==> flow/design.v <==
`default_nettype none
module spi #(
    parameter bit QUAD_MODE = 1'b1,
    parameter bit CPOL      = 1'b0
) (
    input  logic         clk,
    input  logic         resetn,
    input  logic         ctrl,
    output logic [31:0]  rdata,
    input  logic [31:0]  wdata,
    input  logic [3:0]   wstrb,
    input  logic [15:0]  div,
    input  logic         valid,
    output logic         ready,
    output logic         cen,
    output logic         sclk,   
    inout  logic         sio1_so_miso,
    inout  logic         sio0_si_mosi,
    inout  logic         sio2,
    inout  logic         sio3
);
  logic [5:0]   xfer_cycles;
  logic [31:0]  rx_data, rx_data_next;
  logic         spi_cen, spi_cen_nxt;
  logic [3:0]   sio_oe;
  logic [3:0]   sio_out;
  logic [3:0]   sio_in;
  logic         state, next_state;
  logic [7:0]   spi_buf, spi_buf_next;
  logic         is_quad, is_quad_next;
  logic         sclk_next;
  logic [3:0]   sio_oe_next, sio_out_next;
  logic [5:0]   xfer_cycles_next;
  logic         ready_xfer, ready_xfer_next;
  logic [3:0] sio;
  assign {sio3, sio2, sio1_so_miso, sio0_si_mosi} = sio;
  logic in_xfer;
  assign in_xfer = |xfer_cycles;
  assign rdata = ctrl ? rx_data : {in_xfer, 30'b0, spi_cen};
  genvar i;
  generate
    for (i = 0; i < 4; i = i + 1) begin : SIO_BIDIRECTION_CTRL
      assign sio[i] = sio_oe[i] ? sio_out[i] : 1'bz;
    end
  endgenerate
  assign sio_in = {sio3, sio2, sio1_so_miso, sio0_si_mosi};
  logic ready_ctrl, ready_ctrl_next;
  assign ready = ready_xfer || ready_ctrl;
  assign cen   = spi_cen;
  always_ff @(posedge clk) begin
    if (!resetn) begin
      spi_cen    <= 1'b1;
      ready_ctrl <= 1'b0;
    end else begin
      spi_cen    <= spi_cen_nxt;
      ready_ctrl <= ready_ctrl_next;
    end
  end
  logic ctrl_access;
  assign ctrl_access = !ctrl & valid;
  always_comb begin
    ready_ctrl_next = 1'b0;
    spi_cen_nxt = spi_cen;
    if (ctrl_access) begin
      if (wstrb[0])
        spi_cen_nxt = ~wdata[0];
      ready_ctrl_next = 1'b1;
    end
  end
  localparam logic S0_IDLE              = 1'b0;
  localparam logic S1_WAIT_FOR_XFER_DONE = 1'b1;
  logic [17:0] tick_cnt;
  logic tick;
  assign tick = (tick_cnt == ({2'b0, div} - 1));
  always_ff @(posedge clk) begin
    if (!resetn) begin
      sclk        <= CPOL;
      sio_oe      <= 4'b1111;
      sio_out     <= 4'b0000;
      spi_buf     <= 8'b0;
      is_quad     <= 1'b0;
      xfer_cycles <= 6'b0;
      ready_xfer  <= 1'b0;
      rx_data     <= 32'b0;
      state       <= S0_IDLE;
    end else begin
      state       <= next_state;
      sclk        <= sclk_next;
      sio_oe      <= sio_oe_next;
      sio_out     <= sio_out_next;
      spi_buf     <= spi_buf_next;
      is_quad     <= is_quad_next;
      xfer_cycles <= xfer_cycles_next;
      rx_data     <= rx_data_next;
      ready_xfer  <= ready_xfer_next;
    end
  end
  always_comb begin
    next_state         = state;
    sclk_next          = sclk;
    sio_oe_next        = sio_oe;
    sio_out_next       = sio_out;
    spi_buf_next       = spi_buf;
    is_quad_next       = is_quad;
    ready_xfer_next    = ready_xfer;
    rx_data_next       = rx_data;
    xfer_cycles_next   = xfer_cycles;
    if (in_xfer) begin
      if (tick || (div == 16'b0)) begin
        sio_out_next = is_quad ? {spi_buf[7:4]} : {3'b0, spi_buf[7]};
        if (sclk) begin
          sclk_next = 1'b0;
        end else begin
          sclk_next = 1'b1;
          spi_buf_next = is_quad ? {spi_buf[3:0], sio_in} 
                                 : {spi_buf[6:0], sio_in[1]};
          xfer_cycles_next = is_quad ? xfer_cycles - 4 : xfer_cycles - 1;
        end
      end
    end else begin
      case (state)
        S0_IDLE: begin
          if (valid && ctrl) begin
            is_quad_next = QUAD_MODE;
            if (wstrb[0]) begin
              spi_buf_next = wdata[7:0];
              sio_oe_next = QUAD_MODE ? 4'b1111 : 4'b0001;
              xfer_cycles_next = 6'd8;   
            end else begin
              xfer_cycles_next = 6'd0;
            end
            ready_xfer_next = 1'b1;
            next_state = S1_WAIT_FOR_XFER_DONE;
          end else begin
            sclk_next = CPOL;
            xfer_cycles_next = 6'd0;
            ready_xfer_next = 1'b0;
          end
        end
        S1_WAIT_FOR_XFER_DONE: begin
          rx_data_next = {24'b0, spi_buf};
          next_state   = S0_IDLE;
        end
        default: next_state = S0_IDLE;
      endcase
    end
  end
  always_ff @(posedge clk) begin
    if (!resetn || tick || ~in_xfer)
      tick_cnt <= 18'b0;
    else if (in_xfer)
      tick_cnt <= tick_cnt + 1;
  end
endmodule
**Tool chain data of spi**

Tool output for the design above, in the order of the flow.
Lines are those of the file above, counted from 1.
Operators carry their Yosys type and port widths (W data, S select, Z words).
Library cell names are shortened.
The mark - stands for no value.

- Top: spi
- Clock input: clk
- Cell library: sky130hd
- Corner: tt_025C_1v80

**Word-level counts**

Yosys after proc, flatten, opt, wreduce and memory -nomap, before mapping. Memory bits, and registers merged into a memory's read port (data or address), are not among the register bits. Print and check cells are not counted. Equal cells are merged and count once.

- Bits in registers: 78
- Bits of input ports: 56
- Output and inout bits: 39
- Word-level cells: 82

- Add/subtract/negate cells: 4
- Equality and inequality tests: 9
- Muxes and demuxes: 35
- Bitwise logic cells: 4
- Reductions and logical operators: 18

Operator list:

| cell | number |
|---|---|
| $mux W32 | 2 |
| $mux W8 | 7 |
| $eq A18 B32 Y1 | 1 |
| $mux W6 | 5 |
| $mux W4 | 6 |
| $add A18 B1 Y18 const B | 1 |
| $sub A16 B1 Y17 const B | 1 |
| $logic_not A16 Y1 | 1 |
| $mux W1 | 14 |
| $ne A3 B3 Y1 const B | 3 |
| $reduce_and A3 Y1 | 3 |
| $reduce_and A2 Y1 | 4 |
| $ne A2 B2 Y1 const B | 3 |
| $sub A6 B1 Y6 const B | 1 |
| $sub A6 B3 Y6 const B | 1 |
| $reduce_or A6 Y1 | 1 |
| $reduce_and A5 Y1 | 1 |
| $logic_or A1 B1 Y1 | 4 |
| $ne A2 B1 Y1 const B | 2 |
| $reduce_and A4 Y1 | 1 |
| $not A1 Y1 | 3 |
| $logic_not A1 Y1 | 2 |
| $pmux W1 S2 | 1 |
| $and A1 B1 Y1 | 1 |
| $logic_and A1 B1 Y1 | 1 |

**Logic depth**

Longest topological path by Yosys (ltp), each cell counted once; first at word level (registers and memories cut), then after technology mapping (sequential cells cut; the memories' decode and read muxes count).

- Depth after elaboration: 5
- ABC_AREA: 1
- Mapped depth: 19
- Gate-level depth less buffers: 19

**Synthesis result**

Yosys stat after the flow's synthesis: flattened, memories mapped to cells. It holds for the ABC_AREA given above (unset counts as 0); a run with the other value may have another netlist.
The area totals of this step are shown rounded.

Cells by type:

| cell type | number |
|---|---|
| dfxtp_1 | 50 |
| nand2_1 | 125 |
| nor2_1 | 71 |
| inv_1 | 53 |
| nand3_1 | 39 |
| xor2_1 | 21 |
| buf_4 | 23 |
| a21oi_1 | 34 |
| xnor2_1 | 7 |
| ha_1 | 4 |
| nand2_2 | 8 |
| o22ai_1 | 8 |
| o21ai_0 | 9 |
| nand3_4 | 2 |
| nor2_2 | 5 |
| clkbuf_1 | 8 |
| nand3_2 | 3 |
| nor3_1 | 5 |

Other cell types: 20; their cells: 30.

- Mapped cells: 505
- Chip area (Yosys): 3281 sq um
- Area of sequential cells: 1001 sq um
- Flip-flop cells: 50
- Buffer cells: 34

**Timing after synthesis**

OpenSTA on the mapped netlist: ideal clock, no wires. The path of least setup slack (recovery checks aside). Input and output delay are each 20% of the period. Register names are those of the netlist, which keeps one name where synthesis merged equal registers.

- Path kind: input -> register
- Start: input port div[1]
- End: register spi_buf[0]
- Period: 3020 ps
- Input delay: 604 ps
- Launch time at the first pin: 604 ps
- Arrival time: 2120 ps
- Data required time: 2907 ps
- Slack: 787 ps
- Path delay: 1629 ps
- Driving pins on the path: 16
- Path buffers: 1
- Period reached after synthesis: 2233 ps

"path delay" = arrival - input delay + setup time.
"driving pins on the path" counts driving pins, that of a launching flip-flop among them; a cell with two outputs on the path counts twice.
"period reached after synthesis" is the clock period less the worst setup slack; recovery checks do not enter. This is arithmetic on one report: input and output delays are still those of the set period (20% each).
The rows between start and end are the longest chain of elaborated cells between them; the timing report does not say that the signal goes this way. Where chains are equally long, one stands for them.
Each line given opens the expression or statement behind the cell; cells for indexed reads and writes are added by Yosys, which also makes memories of some case tables.

- Cell sequence: inv_1 ha_1 nand2_2 nor2_4 nand2_2 nand2_2 nand2_1 nand2_1 nand2_1 nor3_2 nand2_2 nand3_4 nand3_4 buf_6 nor2_1 nor2_1
- Cells in the longest elaborated chain: 5

Ends and longest elaborated chain, after synthesis:

| item | RTL line | RTL |
|---|---|---|
| start, declared | 12 | `input  logic [15:0]  div,` |
| $sub A16 B1 Y17 | 74 | `assign tick = (tick_cnt == ({2'b0, div} - 1));` |
| $eq A18 B32 Y1 | 74 |  |
| $logic_or A1 B1 Y1 | 109 | `if (tick \|\| (div == 16'b0)) begin` |
| $mux W8 | 109 |  |
| $mux W8 | 108 | `if (in_xfer) begin` |
| end, assigned | 80 | `spi_buf     <= 8'b0;` |
| end, assigned | 91 | `spi_buf     <= spi_buf_next;` |
| end, declared | 29 | `logic [7:0]   spi_buf, spi_buf_next;` |

**Worst path after layout**

From the final timing report of run A: the path of least setup slack in the routed layout; clock arrival at registers is part of the times.
The path's times are printed in steps of 10 ps; the period is the one set.

- Path kind: register -> register
- Start: register xfer_cycles[2]
- End: register xfer_cycles[3]
- Period: 2530 ps
- Launch time at the first pin: 300 ps
- Arrival time: 2230 ps
- Data required time: 2750 ps
- Slack: 520 ps
- Driving pins on the path: 12
- Path buffers: 2

The rows between start and end are the longest chain of elaborated cells between them; the timing report does not say that the signal goes this way. Where chains are equally long, one stands for them.

- Cell sequence: dfxtp_2 inv_2 ha_4 nand2_4 nor3_4 buf_6 buf_4 nor2_4 inv_1 o221ai_1 nand3_1 a21oi_1
- Cells in the longest elaborated chain: 5

Ends and longest elaborated chain, after layout:

| item | RTL line | RTL |
|---|---|---|
| start, declared | 22 | `logic [5:0]   xfer_cycles;` |
| start, assigned | 82 | `xfer_cycles <= 6'b0;` |
| start, assigned | 93 | `xfer_cycles <= xfer_cycles_next;` |
| $sub A6 B1 Y6 | 117 | `xfer_cycles_next = is_quad ? xfer_cycles - 4 : xfer_cycles - 1;` |
| $mux W6 | 117 |  |
| $mux W6 | 111 | `if (sclk) begin` |
| $mux W6 | 109 | `if (tick \|\| (div == 16'b0)) begin` |
| $mux W6 | 108 | `if (in_xfer) begin` |
| end, assigned | 82 |  |
| end, assigned | 93 |  |
| end, declared | 22 |  |

--- measured runs ---
Settings and measured results of 2 stored flow runs for module spi (sky130hd), not sorted in any way. The constraints put input and output delay at 20% of the set period each and load the outputs with 0.01 pF.
"reached clock period" means the clock period less the worst setup slack. The figure is calculated, with input and output delays left at 20% of the set period.
"time of the worst setup path" means the part of the period allowed to the worst setup path (the constraints hold back 20% at inputs and 20% at outputs) less its slack; where the path has registers, the arrival times of their clocks count too.
"total power after layout": no workload was simulated; the value follows from the tool's default switching activity.
"time of the worst setup path" is given in steps of 10 ps.
Results are given in rounded form.
Settings: n/a = not set for that run.

| name | run A | run B |
|---|---|---|
| period_ns | 2.53 | 6.94 |
| CORE_UTILIZATION | 34 | 20 |
| SETUP_SLACK_MARGIN | 0.71 | -0.22 |
| PLACE_DENSITY | 0.5 | n/a |
| TNS_END_PERCENT | 45 | n/a |
| ABC_AREA | 1 | 1 |
| GPL_TIMING_DRIVEN | 1 | 0 |
| GPL_ROUTABILITY_DRIVEN | 1 | n/a |
| CTS_CLUSTER_DIAMETER | 149 | n/a |
| SLEW_MARGIN | 40 | 20 |
| MIN_ROUTING_LAYER | met1 | met2 |
| MAX_ROUTING_LAYER | met4 | n/a |
| CAP_MARGIN | 20 | 20 |
| CORE_MARGIN | 2 | 2 |
| PLACE_DENSITY_LB_ADDON | n/a | 0.3 |
| HOLD_SLACK_MARGIN | n/a | -0.1 |
| CORE_ASPECT_RATIO | n/a | 0.52 |
| CTS_CLUSTER_SIZE | n/a | 16 |
| standard-cell area after routing (sq um) | 4418 | 4159 |
| reached clock period (ps) | 2005 | 4103 |
| die size (sq um) | 10450 | 17500 |
| time of the worst setup path (ps) | 2010 | 1330 |
| critical path type | register -> register | input -> output |
| setup TNS (ps) | 0 | 0 |
| mapped cell area after synthesis (sq um) | 3281 | 3281 |
| post-layout utilization | 0.476 | 0.262 |
| worst setup slack after layout (ps) | 525 | 2837 |
| worst hold slack (ps) | 342 | 463 |
| total power after layout (mW) | 4.841 | 1.560 |
--- end ---
