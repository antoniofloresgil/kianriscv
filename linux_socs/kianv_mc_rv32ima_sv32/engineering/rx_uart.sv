==> flow/design.v <==
`default_nettype none
module fifo #(
    parameter int DATA_WIDTH = 8,   
    parameter int DEPTH = 4         
) (
    input  logic clk,                              
    input  logic resetn,                           
    input  logic [DATA_WIDTH-1:0] din,             
    output logic [DATA_WIDTH-1:0] dout,            
    input  logic push,                             
    input  logic pop,                              
    output logic full,                             
    output logic empty                             
);
    logic [DATA_WIDTH-1:0] ram [0:DEPTH-1];        
    logic [$clog2(DEPTH):0] cnt;                   
    logic [$clog2(DEPTH)-1:0] rd_ptr;              
    logic [$clog2(DEPTH)-1:0] wr_ptr;              
    logic [$clog2(DEPTH):0] cnt_next;              
    logic [$clog2(DEPTH)-1:0] rd_ptr_next;         
    logic [$clog2(DEPTH)-1:0] wr_ptr_next;         
    assign empty = (cnt == 0);                     
    assign full  = (cnt == DEPTH);                 
    always_ff @(posedge clk or negedge resetn) begin
        if (!resetn) begin
            rd_ptr <= 0;
            wr_ptr <= 0;
            cnt    <= 0;
        end else begin
            rd_ptr <= rd_ptr_next;
            wr_ptr <= wr_ptr_next;
            cnt    <= cnt_next;
        end
    end
    always_comb begin
        rd_ptr_next = rd_ptr;
        wr_ptr_next = wr_ptr;
        cnt_next    = cnt;
        if (push) begin
            wr_ptr_next = wr_ptr + 1;
            if (!pop || empty) cnt_next = cnt + 1;
        end
        if (pop) begin
            rd_ptr_next = rd_ptr + 1;
            if (!push || full) cnt_next = cnt - 1;
        end
    end
    always_ff @(posedge clk) begin
        if (push) ram[wr_ptr] <= din;
    end
    assign dout = ram[rd_ptr];
endmodule
`default_nettype none
module rx_uart (
    input  logic       clk,
    input  logic       resetn,
    input  logic       rx_in,
    input  logic       data_rd,
    input  logic [15:0] div,
    output logic       error,
    output logic [31:0] data
);
    logic [2:0] state;
    logic [2:0] return_state;
    logic [2:0] bit_idx;
    logic [7:0] rx_data;
    logic ready;
    logic [16:0] wait_states;
    logic [2:0] rx_in_sync;
    always_ff @(posedge clk or negedge resetn) begin
        if (!resetn) begin
            rx_in_sync <= 3'd0;
        end else begin
            rx_in_sync <= {rx_in_sync[1:0], rx_in};
        end
    end
    logic fifo_full;
    logic fifo_empty;
    logic [7:0] fifo_out;
    fifo #(
        .DATA_WIDTH(8),
        .DEPTH     (16)
    ) fifo_i (
        .clk   (clk),
        .resetn(resetn),
        .din   (rx_data[7:0]),
        .dout  (fifo_out),
        .push  (ready & ~fifo_full),
        .pop   (data_rd & ~fifo_empty),
        .full  (fifo_full),
        .empty (fifo_empty)
    );
    assign data = fifo_empty ? 32'hFFFF_FFFF : {24'd0, fifo_out};
    always_ff @(posedge clk or negedge resetn) begin
        if (!resetn) begin
            state <= 3'd0;
            ready <= 1'b0;
            error <= 1'b0;
            wait_states <= 17'd1;
            bit_idx <= 3'd0;
            rx_data <= 8'd0;
        end else begin
            case (state)
                3'd0: begin  
                    ready <= 1'b0;
                    error <= 1'b0;
                    if (rx_in_sync[2:1] == 2'b10) begin  
                        wait_states <= {1'b0, div >> 1};
                        return_state <= 3'd1;
                        state <= 3'd4;  
                    end
                end
                3'd1: begin  
                    if (~rx_in_sync[2]) begin
                        wait_states <= {1'b0, div};
                        return_state <= 3'd2;
                        state <= 3'd4;  
                    end else begin
                        state <= 3'd0;  
                    end
                end
                3'd2: begin  
                    rx_data[bit_idx] <= rx_in_sync[2];
                    bit_idx <= bit_idx + 1'b1;
                    wait_states <= {1'b0, div};
                    return_state <= (&bit_idx) ? 3'd3 : 3'd2;  
                    state <= 3'd4;  
                end
                3'd3: begin  
                    if (~rx_in_sync[2]) begin
                        error <= 1'b1;  
                        state <= 3'd0;  
                    end else begin
                        wait_states <= {1'b0, div};
                        return_state <= 3'd0;  
                        state <= 3'd4;  
                    end
                end
                3'd4: begin  
                    if (wait_states == 17'd1) begin
                        if (return_state == 3'd0) begin
                            ready <= 1'b1;
                        end
                        state <= return_state;
                    end
                    wait_states <= wait_states - 1'b1;
                end
                default: begin
                    state <= 3'd0;  
                end
            endcase
        end
    end
endmodule
=== Reports on rx_uart ===
The steps from the RTL of rx_uart to its reports follow in flow order.
Lines are those of the file above, counted from 1.
Operators carry their Yosys type and port widths (W data, S select, Z words).
Not given: --

* Top: rx_uart
* Clock input: clk
* Cell library: sky130hd
* Library corner: tt_025C_1v80

=== After elaboration ===
Yosys after proc, flatten, opt, wreduce and memory -nomap, before mapping. Memory bits, and registers merged into a memory's read port (data or address), are not among the register bits. Print and check cells are not counted. Equal cells are merged and count once.
Memory sizes are those after Yosys's memory passes, which may raise the word count (mostly to a power of two), join words into wider ones and drop unused or constant bits.

* $add $sub $neg: 7
* Equality and inequality tests: 13
* Shift operators: 2
* Multiplexer cells: 27
* Bitwise gates (word level): 7
* Reduce/logical cells: 17

{| class="wikitable"
|+ Operator list
! cell !! number
|-
| $pmux W17 S5 || 1
|-
| $mux W17 || 3
|-
| $mux W32 || 1
|-
| $mux W3 || 7
|-
| $mux W5 || 4
|-
| $sub A17 B1 Y17 const B || 1
|-
| $eq A17 B1 Y1 const B || 1
|-
| $pmux W3 S5 || 1
|-
| $ne A2 B2 Y1 const B || 6
|-
| $pmux W3 S4 || 1
|-
| $shift A1 B4 Y8 || 1
|-
| $shift A1 B4 Y8 const A || 1
|-
| $add A4 B1 Y4 const B || 2
|-
| $and A8 B8 Y8 || 1
|-
| $or A8 B8 Y8 || 1
|-
| $not A8 Y8 || 1
|-
| $mux W8 || 1
|-
| $eq A3 B2 Y1 const B || 2
|-
| $logic_not A3 Y1 || 2
|-
| $reduce_and A3 Y1 || 2
|-
| $add A5 B1 Y5 const B || 1
|-
| $sub A5 B1 Y5 const B || 1
|-
| $eq A5 B5 Y1 const B || 1
|-
| $logic_not A5 Y1 || 1
|-
| $reduce_and A5 Y1 || 1
|-
| $reduce_bool A5 Y1 || 1
|-
| $mux W1 || 5
|-
| $reduce_and A2 Y1 || 2
|}

Other operator kinds: 14; their cells: 20.

* Bits in registers: 52
* Memory bits (writable): 128
* Memories kept: 1
* Input port bits: 20
* Output and inout bits: 33
* Cells after elaboration: 85

{| class="wikitable"
|+ Memory list
! memory !! depth !! width !! read ports !! wr ports !! RTL line !! RTL
|-
| fifo_i.ram || 16 || 8 || 1 || 1 || 15 || <nowiki>logic [DATA_WIDTH-1:0] ram [0:DEPTH-1];</nowiki>
|}

=== Depth ===
Longest topological path by Yosys (ltp), each cell counted once; first at word level (registers and memories cut), then after technology mapping (sequential cells cut; the memories' decode and read muxes count).

* Depth in word-level cells: 9
* ABC_AREA: 0
* Mapped depth: 8
* Gate-level depth less buffers: 7

=== After synthesis ===
Source: synth_stat.txt of the flow (Yosys; design flattened, memories mapped). It holds for the ABC_AREA given above (unset counts as 0); a run with the other value may have another netlist.

{| class="wikitable"
|+ Cell types
! type !! number !! total area (µm²)
|-
| sky130_fd_sc_hd__edfxtp_1 || 130 || 3.9E+03
|-
| sky130_fd_sc_hd__dfrtp_1 || 48 || 1.2E+03
|-
| sky130_fd_sc_hd__mux4_2 || 32 || 720.691
|-
| sky130_fd_sc_hd__mux2i_1 || 21 || 210.202
|-
| sky130_fd_sc_hd__ha_1 || 16 || 200.192
|-
| sky130_fd_sc_hd__buf_4 || 25 || 187.68
|-
| sky130_fd_sc_hd__a21oi_1 || 29 || 145.139
|-
| sky130_fd_sc_hd__nand2_1 || 34 || 127.622
|-
| sky130_fd_sc_hd__xnor2_1 || 13 || 113.859
|-
| sky130_fd_sc_hd__nor2_1 || 27 || 101.347
|-
| sky130_fd_sc_hd__o21ai_0 || 20 || 100.096
|-
| sky130_fd_sc_hd__a22oi_1 || 9 || 67.565
|-
| sky130_fd_sc_hd__clkbuf_1 || 17 || 63.811
|-
| sky130_fd_sc_hd__and2_1 || 10 || 62.56
|-
| sky130_fd_sc_hd__buf_2 || 12 || 60.058
|-
| sky130_fd_sc_hd__inv_1 || 15 || 56.304
|-
| sky130_fd_sc_hd__mux2_2 || 5 || 56.304
|-
| sky130_fd_sc_hd__nor3_1 || 11 || 55.053
|}

Other cell types: 45; their cells: 110.

* Standard cells after synthesis: 584
* Synthesis area: 8282.9 µm²
* Sequential part of the area: 5131.2 µm²
* Flip-flops: 179
* Buffer cells: 57

The figures by module come from a second, unflattened synthesis with its own total; it is not the netlist above.

* Cell total of the unflattened synthesis: 611
* Area (unflattened synthesis): 8320.5 µm²

Rows give one instance, submodules left out.

{| class="wikitable"
|+ By module
! module !! times used !! cells !! area (µm²) !! seq. area (µm²)
|-
| fifo || 1 || 302 || 5754.3 || 4169.0
|-
| rx_uart || 1 || 309 || 2566.2 || 962.2
|}

=== Timing after synthesis ===
Source: OpenSTA report_checks on the synthesized netlist (no wires, ideal clock, input and output delay 20% of the period each), path of least setup slack; recovery checks are left aside. Register names are those of the netlist, which keeps one name where synthesis merged equal registers.

* Path kind: register to output
* Start: reg fifo_i.cnt[0]
* End: out data[7]
* Period: 5140 ps
* External output delay: 1028 ps
* Time at the first pin: 0 ps
* Arrival time: 2583 ps
* Data required time: 4112 ps
* Setup slack: 1529 ps
* Path delay: 2583 ps
* Stages: 6
* Path buffers: 0
* Synthesis period reached: 3611 ps

"path delay" is the arrival time less input delay plus setup time.
A path that ends at an output port has no setup time.
"stages" counts driving pins, that of a launching flip-flop among them; a cell with two outputs on the path counts twice.
"synthesis period reached" = period - worst setup slack (recovery checks aside). The figure is calculated, with input and output delays left at 20% of the set period.
Between the ends stands the longest chain of elaborated cells between them, by number of cells; it is not shown to be the way that was timed. Of several equally long chains one is given.
A line is the first line of the expression or statement that the cell stems from. Yosys adds cells for indexed reads and writes and turns some case tables into memories.

* Path through: sky130_fd_sc_hd__dfrtp_1 > sky130_fd_sc_hd__inv_1 > sky130_fd_sc_hd__ha_1 > sky130_fd_sc_hd__nor4b_2 > sky130_fd_sc_hd__nor2_1 > sky130_fd_sc_hd__a22oi_1
* Length of the longest elaborated chain: 2
* Elaborated cells between the ends (all ways): 2
* Source lines of those cells: 2
* Classes of those cells: mux: 1; reduce/logical: 1

{| class="wikitable"
|+ Ends and longest elaborated chain, post-synthesis
! element !! RTL line !! RTL
|-
| from (decl) || 16 || <nowiki>logic [$clog2(DEPTH):0] cnt;</nowiki>
|-
| from (assign) || 28 || <nowiki>cnt    <= 0;</nowiki>
|-
| from (assign) || 32 || <nowiki>cnt    <= cnt_next;</nowiki>
|-
| $logic_not A5 Y1 || 22 || <nowiki>assign empty = (cnt == 0);</nowiki>
|-
| $mux W32 || 93 || <nowiki>assign data = fifo_empty ? 32'hFFFF_FFFF : {24'd0, fifo_out};</nowiki>
|-
| to (decl) || 61 || <nowiki>output logic [31:0] data</nowiki>
|}

Nets of the timed path that keep an RTL name, with a line that drives or declares them; the list need not be complete.

{| class="wikitable"
|+ Nets with RTL names, path post-synthesis
! signal !! RTL line
|-
| fifo_empty || 22
|}

=== Timing after layout ===
From the final timing report of record 2: the path of least setup slack in the routed layout; clock arrival at registers is part of the times.
The path's times are printed in steps of 10 ps; the period is the one set.

* Path kind: register to output
* Start: reg fifo_i.rd_ptr[1]
* End: out data[7]
* Period: 5510 ps
* External output delay: 1100 ps
* Time at the first pin: 430 ps
* Arrival time: 3100 ps
* Data required time: 4410 ps
* Setup slack: 1310 ps
* Stages: 7
* Path buffers: 3

Between the ends stands the longest chain of elaborated cells between them, by number of cells; it is not shown to be the way that was timed. Of several equally long chains one is given.
A memory read counts as a cell of the chain, while the word-level depth stops at memories.

* Path through: sky130_fd_sc_hd__dfrtp_1 > sky130_fd_sc_hd__clkbuf_1 > sky130_fd_sc_hd__clkbuf_1 > sky130_fd_sc_hd__mux4_2 > sky130_fd_sc_hd__mux2i_1 > sky130_fd_sc_hd__a22oi_1 > sky130_fd_sc_hd__clkdlybuf4s50_1
* Length of the longest elaborated chain: 2
* Elaborated cells between the ends (all ways): 2
* Source lines of those cells: 2
* Classes of those cells: mux: 1; memory: 1

{| class="wikitable"
|+ Ends and longest elaborated chain, after layout
! element !! RTL line !! RTL
|-
| from (decl) || 17 || <nowiki>logic [$clog2(DEPTH)-1:0] rd_ptr;</nowiki>
|-
| from (assign) || 26 || <nowiki>rd_ptr <= 0;</nowiki>
|-
| from (assign) || 30 || <nowiki>rd_ptr <= rd_ptr_next;</nowiki>
|-
| $mem_v2 Z16 W8 || 15 || <nowiki>logic [DATA_WIDTH-1:0] ram [0:DEPTH-1];</nowiki>
|-
| $mux W32 || 93 || <nowiki>assign data = fifo_empty ? 32'hFFFF_FFFF : {24'd0, fifo_out};</nowiki>
|-
| to (decl) || 61 || <nowiki>output logic [31:0] data</nowiki>
|}

Memo
Re: implementation data of rx_uart

Module rx_uart, platform sky130hd: 2 stored runs of the flow (Yosys, OpenROAD) with differing settings, in no particular order. Input and output delays are each 20% of the period that was set; the output load is 0.01 pF.
"clock period achieved" is the run's clock period less its worst setup slack. It is reckoned from that one timing run; input and output delays stay at 20% of the period that was set.
By "total power of the final layout" is meant OpenSTA's value without simulated activity: inputs other than the clock are taken to toggle once in ten clock periods, and the tool carries that through the logic.

=== Record 1 ===
{| class="wikitable"
! Setting !! Value
|-
| period_ns || 6.73
|-
| CORE_UTILIZATION || 69
|-
| SETUP_SLACK_MARGIN || -0.54
|-
| PLACE_DENSITY_LB_ADDON || 0.11
|-
| CORE_ASPECT_RATIO || 0.58
|-
| CORE_MARGIN || 10
|-
| CELL_PAD_IN_SITES_GLOBAL_PLACEMENT || 2
|-
| CELL_PAD_IN_SITES_DETAIL_PLACEMENT || 0
|-
| CAP_MARGIN || 25
|-
| MIN_ROUTING_LAYER || met1
|-
| MAX_ROUTING_LAYER || met4
|-
| SLEW_MARGIN || 20
|}
No results, placement failed with FLW-0024.

=== Record 2 ===
{| class="wikitable"
! Setting !! Value
|-
| period_ns || 5.51
|-
| CORE_UTILIZATION || 15
|-
| CORE_ASPECT_RATIO || 1.75
|-
| GPL_TIMING_DRIVEN || 0
|-
| CTS_CLUSTER_SIZE || 49
|-
| CTS_CLUSTER_DIAMETER || 269
|-
| MAX_ROUTING_LAYER || met5
|-
| CAP_MARGIN || 20
|-
| CORE_MARGIN || 2
|-
| SLEW_MARGIN || 20
|-
! Result !! Value
|-
| Cell area after synthesis || 8282.9 µm²
|-
| Full die area || 57189.6 µm²
|-
| Std-cell area (final layout) || 10281.1 µm²
|-
| Utilization || 18.7%
|-
| Lowest setup slack || 1307 ps
|-
| Setup TNS || 0 ps
|-
| Total power of the final layout || 0.003764 W
|-
| Clock period achieved || 4203 ps
|}
