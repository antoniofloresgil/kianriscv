==> flow/design.v <==
`default_nettype none
module qqspi #(
    parameter logic QUAD_MODE = 1'b1,
    parameter logic CEN_NPOL = 0,
    parameter logic PSRAM_SPIFLASH = 1'b1
) (
    input  logic [22:0] addr,   
    output logic [31:0] rdata,
    input  logic [31:0] wdata,
    input  logic [3:0] wstrb,
    output logic ready,
    input  logic valid,
    input  logic clk,
    input  logic resetn,
    output logic cen,
    output logic sclk,
    inout  wire sio1_so_miso,
    inout  wire sio0_si_mosi,
    inout  wire sio2,
    inout  wire sio3,
    output logic [1:0] cs
);
    localparam logic [7:0] CMD_QUAD_WRITE = 8'h38;
    localparam logic [7:0] CMD_FAST_READ_QUAD = 8'hEB;
    localparam logic [7:0] CMD_WRITE = 8'h02;
    localparam logic [7:0] CMD_READ = 8'h03;
    logic [3:0] sio_oe;
    logic [3:0] sio_out;
    wire [3:0] sio_in;
    assign cen = ce ^ CEN_NPOL;
    logic write, read;
    assign write = |wstrb;
    assign read = ~write;
    logic [3:0] sio;
    assign {sio3, sio2, sio1_so_miso, sio0_si_mosi} = sio;
    genvar i;
    generate
        for (i = 0; i < 4; i = i + 1) begin : SIO_BIDIRECTION_CTRL
            assign sio[i] = sio_oe[i] ? sio_out[i] : 1'bz;
        end
    endgenerate
    assign sio_in = {sio3, sio2, sio1_so_miso, sio0_si_mosi};
    typedef enum logic [2:0] {
        S0_IDLE,
        S1_SELECT_DEVICE,
        S2_CMD,
        S4_ADDR,
        S5_WAIT,
        S6_XFER,
        S7_WAIT_FOR_XFER_DONE
    } state_t;
    state_t state, next_state;
    logic [31:0] spi_buf;
    logic [5:0] xfer_cycles;
    logic is_quad;
    logic ce;
    logic [31:0] rdata_next;
    logic [1:0] cs_next;
    logic ce_next;
    logic sclk_next;
    logic [3:0] sio_oe_next;
    logic [3:0] sio_out_next;
    logic [31:0] spi_buf_next;
    logic is_quad_next;
    logic [5:0] xfer_cycles_next;
    logic ready_next;
    wire [1:0] byte_offset;
    wire [5:0] wr_cycles;
    wire [31:0] wr_buffer;
    align_wdata align_wdata_i (
        .wstrb      (wstrb),
        .wdata      (wdata),
        .byte_offset(byte_offset),
        .wr_cycles  (wr_cycles),
        .wr_buffer  (wr_buffer)
    );
    always_ff @(posedge clk or negedge resetn) begin
        if (!resetn) begin
            cs <= 2'b00;
            ce <= 1'b1;
            sclk <= 1'b1;
            sio_oe <= 4'b1111;
            sio_out <= 4'b0000;
            spi_buf <= 0;
            is_quad <= 0;
            xfer_cycles <= 0;
            ready <= 0;
            state <= S0_IDLE;
        end else begin
            state <= next_state;
            cs <= cs_next;
            ce <= ce_next;
            sclk <= sclk_next;
            sio_oe <= sio_oe_next;
            sio_out <= sio_out_next;
            spi_buf <= spi_buf_next;
            is_quad <= is_quad_next;
            xfer_cycles <= xfer_cycles_next;
            rdata <= rdata_next;
            ready <= ready_next;
        end
    end
    always_comb begin
        next_state = state;
        cs_next = cs;
        ce_next = ce;
        sclk_next = sclk;
        sio_oe_next = sio_oe;
        sio_out_next = sio_out;
        spi_buf_next = spi_buf;
        is_quad_next = is_quad;
        xfer_cycles_next = xfer_cycles;
        ready_next = ready;
        sio_out_next = sio_out;
        rdata_next = rdata;
        if (|xfer_cycles) begin
            sio_out_next = is_quad ? spi_buf[31:28] : {3'b0, spi_buf[31]};
            if (sclk) begin
                sclk_next = 1'b0;
            end else begin
                sclk_next = 1'b1;
                spi_buf_next = is_quad ? {spi_buf[27:0], sio_in} : {spi_buf[30:0], sio_in[0]};
                xfer_cycles_next = is_quad ? xfer_cycles - 4 : xfer_cycles - 1;
            end
        end else begin
            case (state)
                S0_IDLE: begin
                    if (valid && !ready) begin
                        next_state = S1_SELECT_DEVICE;
                    end else if (!valid && ready) begin
                        ready_next = 1'b0;
                        ce_next = 1'b1;
                    end else begin
                        ce_next = 1'b1;
                    end
                end
                S1_SELECT_DEVICE: begin
                    sio_oe_next = 4'b0001;
                    cs_next = addr[22:21];
                    ce_next = 1'b0;
                    next_state = S2_CMD;
                end
                S2_CMD: begin
                    spi_buf_next[31:24] = QUAD_MODE ? (write ? CMD_QUAD_WRITE : CMD_FAST_READ_QUAD) : (write ? CMD_WRITE : CMD_READ);
                    xfer_cycles_next = 8;
                    is_quad_next = 0;
                    next_state = S4_ADDR;
                end
                S4_ADDR: begin
                    spi_buf_next[31:8] = {1'b0, addr[20:0], write ? byte_offset : 2'b00};
                    sio_oe_next = 4'b1111;
                    xfer_cycles_next = 24;
                    is_quad_next = QUAD_MODE;
                    next_state = QUAD_MODE && read ? S5_WAIT : S6_XFER;
                end
                S5_WAIT: begin
                    sio_oe_next = 4'b0000;
                    xfer_cycles_next = 6;
                    is_quad_next = 0;
                    next_state = S6_XFER;
                end
                S6_XFER: begin
                    is_quad_next = QUAD_MODE;
                    if (write) begin
                        sio_oe_next = 4'b1111;
                        spi_buf_next = wr_buffer;
                    end else begin
                        sio_oe_next = 4'b0000;
                    end
                    xfer_cycles_next = write ? wr_cycles : 32;
                    next_state = S7_WAIT_FOR_XFER_DONE;
                end
                S7_WAIT_FOR_XFER_DONE: begin
                    rdata_next = {spi_buf[7:0], spi_buf[15:8], spi_buf[23:16], spi_buf[31:24]};
                    ready_next = 1'b1;
                    next_state = S0_IDLE;
                end
                default: next_state = S0_IDLE;
            endcase
        end
    end
endmodule
module align_wdata (
    input  logic [ 3:0] wstrb,
    input  logic [31:0] wdata,
    output logic [ 1:0] byte_offset,
    output logic [ 5:0] wr_cycles,
    output logic [31:0] wr_buffer
);
    always_comb begin
        wr_buffer = wdata;   
        case (wstrb)
            4'b0001: begin
                byte_offset = 2'd3;
                wr_buffer[31:24] = wdata[7:0];
                wr_cycles = 6'd8;
            end
            4'b0010: begin
                byte_offset = 2'd2;
                wr_buffer[31:24] = wdata[15:8];
                wr_cycles = 6'd8;
            end
            4'b0100: begin
                byte_offset = 2'd1;
                wr_buffer[31:24] = wdata[23:16];
                wr_cycles = 6'd8;
            end
            4'b1000: begin
                byte_offset = 2'd0;
                wr_buffer[31:24] = wdata[31:24];
                wr_cycles = 6'd8;
            end
            4'b0011: begin
                byte_offset = 2'd2;
                wr_buffer[31:16] = wdata[15:0];
                wr_cycles = 6'd16;
            end
            4'b1100: begin
                byte_offset = 2'd0;
                wr_buffer[31:16] = wdata[31:16];
                wr_cycles = 6'd16;
            end
            4'b1111: begin
                byte_offset = 2'd0;
                wr_buffer[31:0] = wdata[31:0];
                wr_cycles = 6'd32;
            end
            default: begin
                byte_offset = 2'd0;
                wr_buffer = wdata;
                wr_cycles = 6'd32;
            end
        endcase
    end
endmodule
* Reports on qqspi *
What the tools print for qqspi, step after step.
Line numbers count from 1 in the design file above.
Cell names lack the library's common part.
Not given: n/a

inputs
  top module = qqspi
  clock port = clk
  library = sky130hd
  timing corner = tt_025C_1v80

* After elaboration *
Source: Yosys, flattened and elaborated, memories not mapped. Widths are those after wreduce. Registers that Yosys merges into a memory's read port (data or address) are not register bits. Print and check cells do not count. Equal cells are merged and count once.

word-level totals
  flip-flop bits (word level) = 87
  output and inout bits = 41

cells by class
  add/subtract/negate cells = 2
  equal/unequal tests = 17
  muxes and demuxes = 35
  bitwise gates (word level) = 1
  reductions and logical operators = 32

operator list
  operator                                                        count
  32-bit 2-to-1 mux                                               4
  8-bit case mux with 3-bit select                                2
  16-bit case mux with 2-bit select                               1
  6-bit case mux with 4-bit select                                1
  8-bit 2-to-1 mux                                                3
  6-bit 2-to-1 mux                                                4
  3-bit case mux with 6-bit select                                1
  4-bit case mux with 4-bit select                                1
  3-bit AND reduction                                             5
  6-bit case mux with 2-bit select                                1
  2-bit AND reduction                                             5
  2-bit nonzero test                                              5
  3-bit equality test with constant B                             3
  1-bit 2-to-1 mux                                                9
  2-bit inequality test with constant B                           4
  2-bit OR reduction                                              4
  4-bit by 2-bit equality test with 1-bit output with constant B  2
  4-bit equality test with constant B                             2
  4-bit nonzero test                                              2
  4-bit OR reduction                                              2
  4-bit 2-to-1 mux                                                2
  3-bit by 2-bit equality test with 1-bit output with constant B  2
  6-bit by 1-bit subtractor with 6-bit output with constant B     1
  6-bit by 3-bit subtractor with 6-bit output with constant B     1
  6-bit OR reduction                                              1
  2-bit case mux with 3-bit select                                1
  1-bit case mux with 2-bit select                                3
  5-bit nonzero test                                              1

Not listed: further kinds 12, cells in them 14.

* Logic depth *
Yosys ltp: most cells in a row. Word level: on the elaborated netlist, between registers, memories and ports. Mapped: between sequential cells and ports; inverters and the memories' decode and read muxes count.

logic depth
  word-level depth = 6
  ABC_AREA = 0
  depth in mapped cells = 9
  gate-level depth less buffers = 6

* Netlist *
The flow's flattened synthesis, as Yosys stat reports it; memories are mapped. The netlist is that of the ABC_AREA named above (0 if unset); the other value can give another one.
Totals and module areas in this step are rounded.

synthesis totals
  standard cells after synthesis = 458
  cell area after synthesis = 4840 µm²
  mapped flip-flops = 87

cells by type
  cell type  count  area in all (µm²)
  dfrtp_1    52     1.3E+03
  edfxtp_1   32     960.922
  mux2i_1    44     440.422
  nand2_1    49     183.926
  mux2_2     13     146.39
  a21oi_1    28     140.134
  mux2_1     10     112.608
  nor3_1     22     110.106
  a221oi_1   10     87.584
  inv_1      22     82.579
  dfstp_2    3      78.826
  o21ai_0    15     75.072
  clkbuf_1   19     71.318
  o2111ai_1  8      70.067
  nor2_1     18     67.565
  a211oi_1   8      60.058
  nor2b_1    9      56.304
  ha_1       4      50.048

Not listed: further types 46, cells in them 92.
The figures by module come from a second, unflattened synthesis with its own total; it is not the netlist above.

second synthesis, totals
  cell total of the unflattened synthesis = 463
  area (unflattened synthesis) = 5060 µm²

Rows give one instance, submodules left out.

modules
  module       instances  cells  area (µm²)  sequential area (µm²)
  qqspi        1          369    4350        2340
  align_wdata  1          94     711         0.0

* Worst setup path after synthesis *
Path of least setup slack by OpenSTA after synthesis, without wires, with an ideal clock, recovery checks aside; 20% of the period is set as input and as output delay. Where synthesis merged equal registers, the netlist keeps one of their names.

path post-synthesis
  path kind = flip-flop to flip-flop
  start point = register xfer_cycles[2]
  end point = register rdata[0]
  period = 3.32 ns
  library setup time = 0.392 ns
  time at the first pin = 0.000 ns
  arrival time = 2.401 ns
  data required time = 2.928 ns
  slack = 0.527 ns
  path delay = 2.793 ns
  stages on the path = 8
  path buffers = 3
  synthesis period reached = 2.793 ns

"path delay" = arrival - input delay + setup time.
"stages on the path": output pins that drive a net of the path, with the launching flip-flop's if there is one; two outputs of one cell count as two.
"synthesis period reached" is the clock period less the worst setup slack; recovery checks do not enter. This is arithmetic on one report: input and output delays are still those of the set period (20% each).
The rows between start and end are the longest chain of elaborated cells between them; the timing report does not say that the signal goes this way. Where chains are equally long, one stands for them.
A line is the first line of the expression or statement that the cell stems from. Yosys adds cells for indexed reads and writes and turns some case tables into memories.

on the way, post-synthesis
  cells stage by stage = dfrtp_1 > inv_1 > ha_1 > and4bb_2 > buf_2 > buf_2 > clkbuf_1 > and3_1
  cells in the longest elaborated chain = 3
  elaborated cells on any way between the ends = 3
  classes of those cells = 1 x logic; 2 x reduce/logical

ends and longest elaborated chain, post-synthesis
  what                 line  text
  start: declaration   54    logic [5:0] xfer_cycles;
  start: assignment    86    xfer_cycles <= 0;
  start: assignment    98    xfer_cycles <= xfer_cycles_next;
  6-bit OR reduction   116   if (|xfer_cycles) begin
  1-bit inverter       n/a
  3-bit AND reduction  n/a
  end: assignment      99    rdata <= rdata_next;
  end: declaration     8     output logic [31:0] rdata,

* Worst path after layout *
Path of least setup slack in the final report of job 1 (OpenROAD, finished layout, wires in). Where an end is a register, its clock arrival counts in the times.

path post-layout
  path kind = flip-flop to output port
  start point = register sclk
  end point = output port sclk
  period = 2.14 ns
  output delay = 0.43 ns
  time at the first pin = 0.34 ns
  arrival time = 1.66 ns
  data required time = 1.71 ns
  slack = 0.06 ns
  stages on the path = 2
  path buffers = 1

on the way, post-layout
  cells stage by stage = dfstp_2 > clkdlybuf4s50_1
  cells in the longest elaborated chain = 0
  elaborated cells on any way between the ends = 0

ends and longest elaborated chain, post-layout
  what                line  text
  start: declaration  16    output logic sclk,
  start: assignment   81    sclk <= 1'b1;
  start: assignment   93    sclk <= sclk_next;
  end: declaration    16

Subject: flow runs of qqspi

Hi,

2 stored runs of qqspi in the flow (synthesis by Yosys, layout by OpenROAD, sky130hd cells), in arbitrary order. Constraints: input delay and output delay 20% of the set period each, output load 0.01 pF.
"total power after layout" is the tool's figure for a default switching activity; nothing was simulated.
The results are shown rounded.
Among the settings, - means not set for that run.

name                                    job 1  job 2
period_ns                               2.14   2.37
CAP_MARGIN                              20     20
CORE_MARGIN                             2      2
CORE_UTILIZATION                        40     48
SLEW_MARGIN                             20     35
SETUP_SLACK_MARGIN                      -      0.32
HOLD_SLACK_MARGIN                       -      0.11
TNS_END_PERCENT                         -      20
ABC_AREA                                -      1
GPL_TIMING_DRIVEN                       -      1
CTS_CLUSTER_SIZE                        -      91
MIN_ROUTING_LAYER                       -      met1
MAX_ROUTING_LAYER                       -      met5
mapped cell area after synthesis (µm²)  4840   4620
die area (µm²)                          13000  10400
utilization after layout                0.547  0.656
setup slack of the worst path (ns)      0.056  0.425
setup TNS (ns)                          0.000  0.000
total power after layout (µW)           3600   3030

Regards
